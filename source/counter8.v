==> flow/design.v <==
module LS163(nCLR, nLOAD, Din, CLK, ENP, ENT , Dout, RCO);
    input           CLK, nCLR, nLOAD;
    input           ENP, ENT;
    input  [3:0]    Din;
    output [3:0]    Dout;
    output          RCO;
    reg [3:0] cnt;
    always @(posedge CLK or negedge nCLR)
    begin
        if (!nCLR)
            cnt <= 0;
        else
        begin
            if (!nLOAD)
                cnt <= Din;
            else if (ENP && ENT)
                cnt <= cnt + 4'b0001;
        end
    end
    assign RCO = cnt[3] & cnt[2] & cnt[1] & cnt[0] & ENT;
    assign Dout = cnt;
endmodule
module counter8(CLK, nCLR_L, nCLR_H, nLOAD_L, nLOAD_H, ENP, ENT, Din, Dout, RCO);
    input           CLK;
    input           nCLR_L, nCLR_H;
    input           nLOAD_L, nLOAD_H;
    input           ENP, ENT;
    input  [7:0]    Din;
    output [7:0]    Dout;
    output          RCO;
    wire Full;
    LS163 u_LS163xL(
            .nCLR(nCLR_L),
            .nLOAD(nLOAD_L),
            .Din(Din[3:0]),
            .CLK(CLK),
            .ENP(ENP),
            .ENT(ENT),
            .Dout(Dout[3:0]),
            .RCO(Full));
    LS163 u_LS163xH(
            .nCLR(nCLR_H),
            .nLOAD(nLOAD_H),
            .Din(Din[7:4]),
            .CLK(CLK),
            .ENP(ENP),
            .ENT(Full),
            .Dout(Dout[7:4]),
            .RCO(RCO));
endmodule
Step by step through the tools: counter8

The steps from the RTL of counter8 to its reports follow in flow order.
Line numbers count from 1 in the design file above.
Operators carry their Yosys type and port widths (W data, S select, Z words).
Library cell names are shortened.
The mark n/a stands for no value.

Top module: counter8
Clock input: CLK
Library: sky130hd
Timing corner: tt_025C_1v80

Word level

Counts by Yosys on the flattened word-level netlist (proc, flatten, opt, wreduce; memories kept). Register bits leave out memories and registers merged into their read ports (data or address). Print and check cells are left out. Cells with the same type and inputs are merged into one.

Div/mod/pow operators: 0
Multipliers: 0
Reductions and logical operators: 2
Bitwise logic cells: 8
Order comparisons: 0
Eq/ne operators: 2
Add/sub/neg operators: 2
Multiplexer cells: 4
Shifts and indexed selects: 0

Operator list:

| cell                  | number |
| $mux W4               | 4 |
| $and A1 B1 Y1         | 8 |
| $add A4 B1 Y4 const B | 2 |
| $ne A2 B1 Y1 const B  | 2 |
| $logic_and A1 B1 Y1   | 2 |

Word width x clocked read ports: 0
RAM bits: 0
Bits in latches: 0
Bits in read-only memories: 0
Output and inout port bits: 9
Memory cells: 0
Register bits after elaboration: 8
Word-level cells: 20

Longest topological paths

Yosys ltp: most cells in a row. Word level: on the elaborated netlist, between registers, memories and ports. Mapped: between sequential cells and ports; inverters and the memories' decode and read muxes count.

Depth in word-level cells: 7
ABC_AREA: 1
Mapped depth: 6

After synthesis

The flow's flattened synthesis, as Yosys stat reports it; memories are mapped. The netlist is that of the ABC_AREA named above (0 if unset); the other value can give another one.

Standard cells after synthesis: 72
Flip-flops: 8
Cell area after synthesis: 520.5 sq um

Cells by type:

| type    | number | area in all (sq um) |
| dfrtp_1 | 8      | 200.192 |
| nand2_1 | 23     | 86.333 |
| nand3_1 | 12     | 60.058 |
| inv_1   | 7      | 26.275 |
| ha_1    | 2      | 25.024 |
| o21ai_0 | 4      | 20.019 |
| nand4_1 | 3      | 18.768 |
| xor2_1  | 2      | 17.517 |
| nand2_2 | 2      | 12.512 |
| nor2_1  | 3      | 11.261 |
| nand3_2 | 1      | 10.01 |
| buf_4   | 1      | 7.507 |
| a31oi_1 | 1      | 6.256 |
| nor2_2  | 1      | 6.256 |
| nor4_1  | 1      | 6.256 |
| or2_2   | 1      | 6.256 |

Timing after synthesis

OpenSTA on the mapped netlist: ideal clock, no wires. The path of least setup slack (recovery checks aside). Input and output delay are each 20% of the period. Register names are those of the netlist, which keeps one name where synthesis merged equal registers.

Path type: register -> output
Start: register u_LS163xL.cnt[0]
End: output RCO
Period: 1.57 ns
Time at the first pin: 0.000 ns
Path delay: 1.003 ns
Required time: 1.256 ns
Path slack: 0.253 ns
Buffers on the path: 0
Data arrival time: 1.003 ns
External output delay: 0.314 ns
Stages: 3
Synthesis period reached: 1.317 ns

"path delay" is the arrival time less input delay plus setup time.
At an output port there is no setup time.
"stages": output pins that drive a net of the path, with the launching flip-flop's if there is one; two outputs of one cell count as two.
"synthesis period reached" is the clock period less the worst setup slack; recovery checks do not enter. This is arithmetic on one report: input and output delays are still those of the set period (20% each).
The rows between start and end are the longest chain of elaborated cells between them; the timing report does not say that the signal goes this way. Where chains are equally long, one stands for them.
A line is the first line of the expression or statement that the cell stems from. Yosys adds cells for indexed reads and writes and turns some case tables into memories.
At most two assigning lines are given for a register; there are more.

Path through: dfrtp_1 nand4_1 nor4_1
Cells in the longest elaborated chain: 3
Elaborated cells on any way between the ends: 3
Source lines of those cells: 1

RTL lines, path post-synthesis:

| element          | RTL line | text |
| from (decl)      | 7        | `reg [3:0] cnt;` |
| from (assign)    | 15       | `cnt <= Din;` |
| from (assign)    | 17       | `cnt <= cnt + 4'b0001;` |
| $and A1 B1 Y1 x3 | 20       | `assign RCO = cnt[3] & cnt[2] & cnt[1] & cnt[0] & ENT;` |
| to (decl)        | 30       | `output          RCO;` |

Timing after layout

From the final timing report of entry A: the path of least setup slack in the routed layout; clock arrival at registers is part of the times.

Path type: register -> output
Start: register u_LS163xL.cnt[0]
End: output Dout[0]
Period: 2.14 ns
Data arrival time: 1.32 ns
Buffers on the path: 1
External output delay: 0.43 ns
Time at the first pin: 0.24 ns
Required time: 1.71 ns
Stages: 2
Path slack: 0.39 ns

At most two assigning lines are given for a register; there are more.

Path through: dfrtp_1 clkdlybuf4s50_1
Cells in the longest elaborated chain: 0
Elaborated cells on any way between the ends: 0
Source lines of those cells: 0

RTL lines, path after layout:

| element       | RTL line | text |
| from (decl)   | 7        | `reg [3:0] cnt;` |
| from (assign) | 15       | `cnt <= Din;` |
| from (assign) | 17       | `cnt <= cnt + 4'b0001;` |
| to (decl)     | 29       | `output [7:0]    Dout;` |

Top module counter8; platform sky130hd; tools Yosys and OpenROAD; 2 stored runs in no particular order. Input and output delays are each 20% of the period that was set; the output load is 0.01 pF.
"clock period achieved" is the run's clock period less its worst setup slack. It is reckoned from that one timing run; input and output delays stay at 20% of the period that was set.
"critical setup path time": the worst setup path's part of the clock period (all of it between registers, 20% less for each end at a port) less its slack. A launch clock that arrives late makes it longer, a capture clock that arrives late makes it shorter.
"total power after layout" is the tool's figure for a default switching activity; nothing was simulated.
Settings: - = not set for that run.

| name                                    | entry A            | entry B         |
| period_ns                               | 2.14               | 2.13            |
| CORE_UTILIZATION                        | 24                 | 40              |
| SETUP_SLACK_MARGIN                      | 0.33               | -               |
| PLACE_DENSITY_LB_ADDON                  | 0.1                | -               |
| CORE_ASPECT_RATIO                       | 0.69               | -               |
| CELL_PAD_IN_SITES_GLOBAL_PLACEMENT      | 2                  | -               |
| ABC_AREA                                | 1                  | -               |
| GPL_TIMING_DRIVEN                       | 0                  | -               |
| CTS_CLUSTER_SIZE                        | 98                 | -               |
| CTS_CLUSTER_DIAMETER                    | 297                | -               |
| SLEW_MARGIN                             | 15                 | 20              |
| CAP_MARGIN                              | 20                 | 20              |
| CORE_MARGIN                             | 2                  | 2               |
| Yosys chip area after synthesis (sq um) | 520.5              | 462.9           |
| area inside the die boundary (sq um)    | 2,563.9            | 1,445.5         |
| standard-cell area after layout (sq um) | 798.3              | 723.2           |
| utilization (%)                         | 40.6               | 66.0            |
| lowest setup slack (ns)                 | 0.389              | 0.285           |
| final setup TNS (ns)                    | 0.000              | 0.000           |
| total power after layout (mW)           | 0.4803             | 0.4398          |
| clock period achieved (ns)              | 1.751              | 1.845           |
| critical setup path time (ns)           | 1.32               | 0.99            |
| kind of the worst setup path            | register -> output | input -> output |
